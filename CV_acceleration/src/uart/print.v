==> flow/design.v <==
parameter WDEPTH = 16384;
parameter ASIZE = 14;
parameter WDSIZE = 16;
parameter RDEPTH = 32768;
parameter RASIZE = 15;
parameter RDSIZE = 8;
parameter AFULL = 14000;
parameter AEMPT = 2000;
module print_module (
    input wire print_clk,
    output wire uart_txp
);
  parameter STR = 0;
  parameter HEX = 1;
  reg [7:0] print_seq[255:0];
  reg [7:0] seq_head = 8'd0;
  reg [7:0] seq_tail = 8'd0;
  reg [1023:0] print_buffer = 1024'h0;
  reg [6:0] print_buffer_pointer = 7'd0;
  reg last_spin_state = 0;
  reg spin_state = 0;
  reg [6:0] print_length;
  reg print_type;
  parameter PRINT_IDLE_STATE = 0;
  parameter PRINT_WAIT_STATE = 1;
  parameter PRINT_WORK_STATE = 2;
  parameter PRINT_CONV_STATE = 3;
  reg [1:0] print_state = PRINT_IDLE_STATE;
  reg [7:0] hex_lib[0:15];
  initial begin
    hex_lib[4'h0] = 8'h30;
    hex_lib[4'h1] = 8'h31;
    hex_lib[4'h2] = 8'h32;
    hex_lib[4'h3] = 8'h33;
    hex_lib[4'h4] = 8'h34;
    hex_lib[4'h5] = 8'h35;
    hex_lib[4'h6] = 8'h36;
    hex_lib[4'h7] = 8'h37;
    hex_lib[4'h8] = 8'h38;
    hex_lib[4'h9] = 8'h39;
    hex_lib[4'hA] = 8'h61;
    hex_lib[4'hB] = 8'h62;
    hex_lib[4'hC] = 8'h63;
    hex_lib[4'hD] = 8'h64;
    hex_lib[4'hE] = 8'h65;
    hex_lib[4'hF] = 8'h66;
  end
  always @(posedge print_clk) begin
    last_spin_state <= spin_state;
    case (print_state)
      PRINT_IDLE_STATE: begin
        if (spin_state != last_spin_state) begin
          print_state <= PRINT_WAIT_STATE;
        end
      end
      PRINT_WAIT_STATE: begin
        print_state <= PRINT_WORK_STATE;
        print_buffer_pointer <= (print_type == STR) ? 7'd127 : 7'd127;
      end
      PRINT_WORK_STATE: begin
        if (print_type == STR) begin
          if (print_buffer[print_buffer_pointer*8+7-:8] != 8'd0) begin
            print_seq[seq_tail] <= print_buffer[print_buffer_pointer*8+7-:8];
            seq_tail <= seq_tail + 8'd1;
          end else begin
            print_state <= PRINT_IDLE_STATE;
          end
          print_buffer_pointer <= print_buffer_pointer - 7'd1;
          if (print_buffer_pointer == 7'd0) begin
            print_state <= PRINT_IDLE_STATE;
          end
        end else begin
          print_seq[seq_tail] <= hex_lib[print_buffer[print_buffer_pointer*8+7-:4]];
          seq_tail <= seq_tail + 8'd1;
          print_state <= PRINT_CONV_STATE;
        end
      end
      PRINT_CONV_STATE: begin
        print_seq[seq_tail] <= hex_lib[print_buffer[print_buffer_pointer*8+3-:4]];
        seq_tail <= seq_tail + 8'd1;
        print_state <= PRINT_WORK_STATE;
        print_buffer_pointer <= print_buffer_pointer - 7'd1;
        if (print_buffer_pointer == print_length) begin
          print_state <= PRINT_IDLE_STATE;
        end
      end
    endcase
  end
  reg uart_en;
  wire uart_bz;
  uart_tx_V2 tx (
      print_clk,
      print_seq[seq_head],
      uart_en,
      uart_bz,
      uart_txp
  );
  always @(posedge print_clk) begin
    uart_en <= 1'b0;
    if (uart_en && uart_bz) begin
      seq_head <= seq_head + 8'd1;
    end
    if (seq_head != seq_tail && !uart_bz) begin
      uart_en <= 1'b1;
    end
  end
  task int_print(input [1023:0] strin,   
                 input [7:0] type_length  
    );
    begin
      if (print_state == PRINT_IDLE_STATE) begin
        spin_state <= ~spin_state;
        if (type_length == STR) begin
          print_type <= STR;
        end else begin
          print_type <= HEX;
          print_length <= 8'd128 - type_length;
        end
        print_buffer <= strin;
      end
    end
  endtask
endmodule
module uart_tx_V2 (
    input wire clk,
    input wire [7:0] din,
    input wire wr_en,
    output wire tx_busy,
    output reg tx_p
);
  initial begin
    tx_p = 1'b1;
  end
  parameter clk_freq = 27000000;
  parameter uart_freq = 115200;
  localparam STATE_IDLE = 2'b00;
  localparam STATE_START = 2'b01;
  localparam STATE_DATA = 2'b10;
  localparam STATE_STOP = 2'b11;
  reg [7:0] localdin;
  reg localwr_en;
  always @(*) begin
    localdin   <= din;
    localwr_en <= wr_en;
  end
  reg [7:0] data = 8'h00;
  reg [2:0] bitpos = 3'h0;
  reg [1:0] state = STATE_IDLE;
  wire tx_clk;
  localparam TX_CLK_MAX = (clk_freq / uart_freq) - 1;
  reg [$clog2(TX_CLK_MAX+1)+1:0] tx_clkcnt;
  assign tx_clk = (tx_clkcnt == 0);
  initial tx_clkcnt = 0;
  always @(posedge clk) begin
    if (tx_clkcnt >= TX_CLK_MAX) tx_clkcnt <= 0;
    else tx_clkcnt <= tx_clkcnt + 1;
  end
  always @(posedge clk) begin
    case (state)
      STATE_IDLE: begin
        if (localwr_en) begin
          state  <= STATE_START;
          data   <= localdin;
          bitpos <= 3'h0;
        end
      end
      STATE_START: begin
        if (tx_clk) begin
          tx_p  <= 1'b0;
          state <= STATE_DATA;
        end
      end
      STATE_DATA: begin
        if (tx_clk) begin
          if (bitpos == 3'h7) state <= STATE_STOP;
          else bitpos <= bitpos + 3'h1;
          tx_p <= data[bitpos];
        end
      end
      STATE_STOP: begin
        if (tx_clk) begin
          tx_p  <= 1'b1;
          state <= STATE_IDLE;
        end
      end
      default: begin
        tx_p  <= 1'b1;
        state <= STATE_IDLE;
      end
    endcase
  end
  assign tx_busy = (state != STATE_IDLE);
endmodule
**Step by step through the tools: print_module**

Tool output for the design above, in the order of the flow.
Line numbers count from 1 in the design file above.
Cell names lack the library's common part.
The mark -- stands for no value.

- Top: print_module
- Clock port: print_clk
- Library: sky130hd
- Library corner: tt_025C_1v80

**Elaborated design**

Yosys after proc, flatten, opt, wreduce and memory -nomap, before mapping. Memory bits, and registers merged into a memory's read port (data or address), are not among the register bits. Print and check cells are not counted. Equal cells are merged and count once.
Yosys's memory passes give these memory sizes; they may raise the number of words (mostly to a power of two), join words into wider ones and drop unused or constant bits.

- Bits in registers: 42
- RAM bits: 2048
- Memory bits (read-only): 96
- Word width x clocked read ports: 8
- Memories kept: 2
- Input bits: 1
- Output and inout port bits: 1
- Elaborated cells: 140

- Add/subtract/negate cells: 12
- $lt $le $gt $ge: 1
- Eq/ne operators: 18
- Shift-type cells: 4
- Multiplexer cells: 53
- Bitwise gates (word level): 17
- Reduce/logical cells: 24

Memories:

| memory | words | bits a word | read ports | write ports | line | text |
|---|---|---|---|---|---|---|
| print_seq | 256 | 8 | 1 | 1 | 15 | `reg [7:0] print_seq[255:0];` |
| hex_lib | 16 | 6 | 2 | 0 | 29 | `reg [7:0] hex_lib[0:15];` |

Operators by type and width:

| operator | number |
|---|---|
| 1024-bit by 13-bit variable part select with 4-bit output with constant A | 2 |
| 1024-bit by 32-bit variable part select with 8-bit output with constant A | 1 |
| 8-bit 2-to-1 mux | 11 |
| 8-bit parallel mux with 2-bit select | 3 |
| 32-bit by 4-bit subtractor with 32-bit output with constant B | 1 |
| 12-bit by 3-bit subtractor with 13-bit output with constant B | 2 |
| 11-bit by 1-bit adder with 12-bit output with constant B | 2 |
| 7-bit parallel mux with 3-bit select | 1 |
| 1-bit 2-to-1 mux | 20 |
| 2-bit 2-to-1 mux | 9 |
| 1-bit bitwise OR | 16 |
| 8-bit by 1-bit adder with 8-bit output with constant B | 2 |
| 10-bit by 2-bit adder with 11-bit output with constant B | 1 |
| 10-bit by 3-bit adder with 11-bit output with constant B | 1 |
| 10-bit by 1-bit adder with 10-bit output with constant B | 1 |
| 10-bit by 8-bit >= comparator with 1-bit output with constant B | 1 |
| 10-bit logical NOT | 1 |
| 3-bit 2-to-1 mux | 3 |
| 2-bit by 1-bit inequality test with 1-bit output with constant B | 4 |
| 2-bit equality test with constant B | 4 |
| 4-bit AND reduction | 2 |
| 4-bit nonzero test | 2 |
| 8-bit by 3-bit variable part select with 1-bit output | 1 |
| 8-bit inequality test | 1 |
| 8-bit nonzero test | 1 |
| 2-bit parallel mux with 4-bit select | 1 |
| 7-bit by 1-bit subtractor with 7-bit output with constant B | 1 |
| 7-bit equality test | 1 |

Other operator kinds: 22; their cells: 33.

**Logic depth**

Longest topological path by Yosys (ltp), each cell counted once; first at word level (registers and memories cut), then after technology mapping (sequential cells cut; the memories' decode and read muxes count).

- Word-level depth: 10
- ABC_AREA: 0
- Mapped depth: 5

**Mapped cells and area**

Source: synth_stat.txt of the flow (Yosys; design flattened, memories mapped). It holds for the ABC_AREA given above (unset counts as 0); a run with the other value may have another netlist.
Totals and module areas in this step are rounded.

- Mapped cells: 107
- Cell area after synthesis: 1200 um2
- Mapped flip-flops: 25

Cell types:

| cell | number | area in all (um2) |
|---|---|---|
| edfxtp_1 | 14 | 420.403 |
| dfxtp_1 | 11 | 220.211 |
| ha_1 | 12 | 150.144 |
| xnor2_1 | 5 | 43.792 |
| nand3_1 | 7 | 35.034 |
| xor2_1 | 4 | 35.034 |
| nor2_1 | 9 | 33.782 |
| nor2b_1 | 5 | 31.28 |
| inv_1 | 8 | 30.029 |
| o41ai_4 | 1 | 27.526 |
| a21oi_1 | 4 | 20.019 |
| or3_1 | 3 | 18.768 |
| nor4b_2 | 1 | 15.014 |
| and2_1 | 2 | 12.512 |
| and3_1 | 2 | 12.512 |
| nor4_1 | 2 | 12.512 |
| nor4_2 | 1 | 12.512 |
| nand2_1 | 3 | 11.261 |

Other cell types: 11; their cells: 13.
The figures by module come from a second, unflattened synthesis with its own total; it is not the netlist above.

- Cells (unflattened synthesis): 124
- Area total of the unflattened synthesis: 1600 um2

Rows give one instance, submodules left out.

Modules:

| module | instances | cells | area (um2) | seq. area (um2) |
|---|---|---|---|---|
| uart_tx_V2 | 1 | 92 | 1100 | 620 |
| print_module | 1 | 32 | 420 | 260 |

**Worst setup path after synthesis**

OpenSTA on the mapped netlist: ideal clock, no wires. The path of least setup slack (recovery checks aside). Input and output delay are each 20% of the period. Register names are those of the netlist, which keeps one name where synthesis merged equal registers.

- Kind: flip-flop to flip-flop
- Start point: reg tx.state[0]
- End point: reg tx.state[0]
- Period: 1.58 ns
- Time at the first pin: 0.000 ns
- Arrival: 1.301 ns
- Path slack: -0.070 ns
- Delay of the path: 1.650 ns
- Stages on the path: 6
- Buffers on the path: 0
- Period reached after synthesis: 1.65 ns

"delay of the path" is the arrival time less input delay plus setup time.
"stages on the path" counts driving pins, that of a launching flip-flop among them; a cell with two outputs on the path counts twice.
"period reached after synthesis" = period - worst setup slack (recovery checks aside). The figure is calculated, with input and output delays left at 20% of the set period.
The rows between start and end are the longest chain of elaborated cells between them; the timing report does not say that the signal goes this way. Where chains are equally long, one stands for them.
Each line given opens the expression or statement behind the cell; cells for indexed reads and writes are added by Yosys, which also makes memories of some case tables.
A register here has more assigning lines than the two given.
The path ends at the enable pin of a flip-flop; only ways to that pin are counted.

- Path through: edfxtp_1 -> inv_1 -> ha_1 -> nor3_1 -> a31oi_1 -> nor4_1
- Length of the longest elaborated chain: 3
- Elaborated cells on any way between the ends: 11
- Those cells by class: eq/ne: 8; reduce/logical: 3

Ends and longest elaborated chain, post-synthesis:

| element | line | text |
|---|---|---|
| start, declared | 148 | `reg [1:0] state = STATE_IDLE;` |
| start, assigned | 162 | `state  <= STATE_START;` |
| start, assigned | 170 | `state <= STATE_DATA;` |
| 2-bit equality test | 159 | `case (state)` |
| 2-bit by 1-bit inequality test with 1-bit output | -- |  |
| 6-bit AND reduction | -- |  |
| end, assigned | 162 |  |
| end, assigned | 170 |  |
| end, declared | 148 |  |

**Worst path after layout**

From the final timing report of flow run A: the path of least setup slack in the routed layout; clock arrival at registers is part of the times.

- Kind: flip-flop to flip-flop
- Start point: reg tx.state[0]
- End point: reg tx.bitpos[2]
- Period: 1.98 ns
- Time at the first pin: 0.27 ns
- Arrival: 1.68 ns
- Path slack: 0.27 ns
- Stages on the path: 6
- Buffers on the path: 0

The rows between start and end are the longest chain of elaborated cells between them; the timing report does not say that the signal goes this way. Where chains are equally long, one stands for them.
A register here has more assigning lines than the two given.
The path ends at the enable pin of a flip-flop; only ways to that pin are counted.

- Path through: edfxtp_1 -> inv_1 -> ha_1 -> nor2b_2 -> nand4_1 -> a21oi_2
- Length of the longest elaborated chain: 3
- Elaborated cells on any way between the ends: 7
- Those cells by class: eq/ne: 4; reduce/logical: 3

Ends and longest elaborated chain, post-layout:

| element | line | text |
|---|---|---|
| start, declared | 148 | `reg [1:0] state = STATE_IDLE;` |
| start, assigned | 162 | `state  <= STATE_START;` |
| start, assigned | 170 | `state <= STATE_DATA;` |
| 2-bit equality test | 159 | `case (state)` |
| 2-bit inequality test | -- |  |
| 4-bit AND reduction | -- |  |
| end, assigned | 164 | `bitpos <= 3'h0;` |
| end, assigned | 176 | `else bitpos <= bitpos + 3'h1;` |
| end, declared | 147 | `reg [2:0] bitpos = 3'h0;` |

Add stored flow runs of print_module

Top module print_module; platform sky130hd; tools Yosys and OpenROAD; 2 stored runs in no particular order. Input and output delays are each 20% of the period that was set; the output load is 0.01 pF.
"achieved period": clock period set for the run, less the worst setup slack. It is reckoned from that one timing run; input and output delays stay at 20% of the period that was set.
"allowed time less slack (worst setup path)": the worst setup path's part of the clock period (all of it between registers, 20% less for each end at a port) less its slack. A launch clock that arrives late makes it longer, a capture clock that arrives late makes it shorter.
"total power of the final layout" is the tool's figure for a default switching activity; nothing was simulated.
Results are given in rounded form.

### Flow run A

==> flow/run.sh <==
#!/bin/bash
# the make line also repeats the synthesis and layout settings of config.mk as NAME=value (left out here)
make -C /OpenROAD-flow-scripts/flow DESIGN_CONFIG=/design/flow/config.mk WORK_HOME=/design/flow/orfs CLKGATE_MAP_FILE= finish
==> flow/config.mk <==
export PLATFORM = sky130hd
export DESIGN_NAME = print_module
export DESIGN_NICKNAME = print_module
export VERILOG_FILES = /design/flow/design.v
export SDC_FILE = /design/flow/constraint.sdc
export NUM_CORES = 4
export LEC_CHECK = 0
export CAP_MARGIN = 20
export CELL_PAD_IN_SITES_DETAIL_PLACEMENT = 1
export CELL_PAD_IN_SITES_GLOBAL_PLACEMENT = 2
export CORE_ASPECT_RATIO = 0.59
export CORE_MARGIN = 8
export CORE_UTILIZATION = 26
export CTS_CLUSTER_DIAMETER = 246
export HOLD_SLACK_MARGIN = 0.15
export MAX_ROUTING_LAYER = met4
export MIN_ROUTING_LAYER = met2
export PLACE_DENSITY_LB_ADDON = 0.05
export SETUP_SLACK_MARGIN = 0.15
export SLEW_MARGIN = 25
==> flow/constraint.sdc <==
create_clock -name core_clock -period 1.98 [get_ports {print_clk}]
set_input_delay 0.3960 -clock core_clock [delete_from_list [all_inputs] [get_ports {print_clk}]]
set_output_delay 0.3960 -clock core_clock [all_outputs]
set_load 0.01 [all_outputs]

Results of flow run A:
- Full die area: 7200 um2
- Allowed time less slack (worst setup path): 1.71 ns
- Critical path kind: flip-flop to flip-flop
- Setup TNS: 0.000 ns
- Worst hold slack after layout: 0.52 ns
- Utilization: 31%
- Achieved period: 1.709 ns
- Netlist area reported by Yosys: 1200 um2
- Standard-cell area after routing: 1400 um2
- Total power of the final layout: 0.0018 W
- Setup slack of the worst path: 0.27 ns

### Flow run B

==> flow/run.sh <==
#!/bin/bash
# the make line also repeats the synthesis and layout settings of config.mk as NAME=value (left out here)
make -C /OpenROAD-flow-scripts/flow DESIGN_CONFIG=/design/flow/config.mk WORK_HOME=/design/flow/orfs CLKGATE_MAP_FILE= finish
==> flow/config.mk <==
export PLATFORM = sky130hd
export DESIGN_NAME = print_module
export DESIGN_NICKNAME = print_module
export VERILOG_FILES = /design/flow/design.v
export SDC_FILE = /design/flow/constraint.sdc
export NUM_CORES = 4
export LEC_CHECK = 0
export ABC_AREA = 0
export CAP_MARGIN = 20
export CORE_MARGIN = 2
export CORE_UTILIZATION = 34
export MAX_ROUTING_LAYER = met5
export MIN_ROUTING_LAYER = met1
export PLACE_DENSITY_LB_ADDON = 0.29
export SETUP_SLACK_MARGIN = 0.09
export SLEW_MARGIN = 20
export TNS_END_PERCENT = 70
==> flow/constraint.sdc <==
create_clock -name core_clock -period 0.939 [get_ports {print_clk}]
set_input_delay 0.1878 -clock core_clock [delete_from_list [all_inputs] [get_ports {print_clk}]]
set_output_delay 0.1878 -clock core_clock [all_outputs]
set_load 0.01 [all_outputs]

Results of flow run B:
- Full die area: 4100 um2
- Allowed time less slack (worst setup path): 1.57 ns
- Critical path kind: flip-flop to flip-flop
- Setup TNS: -13 ns
- Worst hold slack after layout: 0.56 ns
- Utilization: 51%
- Achieved period: 1.569 ns
- Netlist area reported by Yosys: 1200 um2
- Standard-cell area after routing: 1700 um2
- Total power of the final layout: 0.0044 W
- Setup slack of the worst path: -0.63 ns
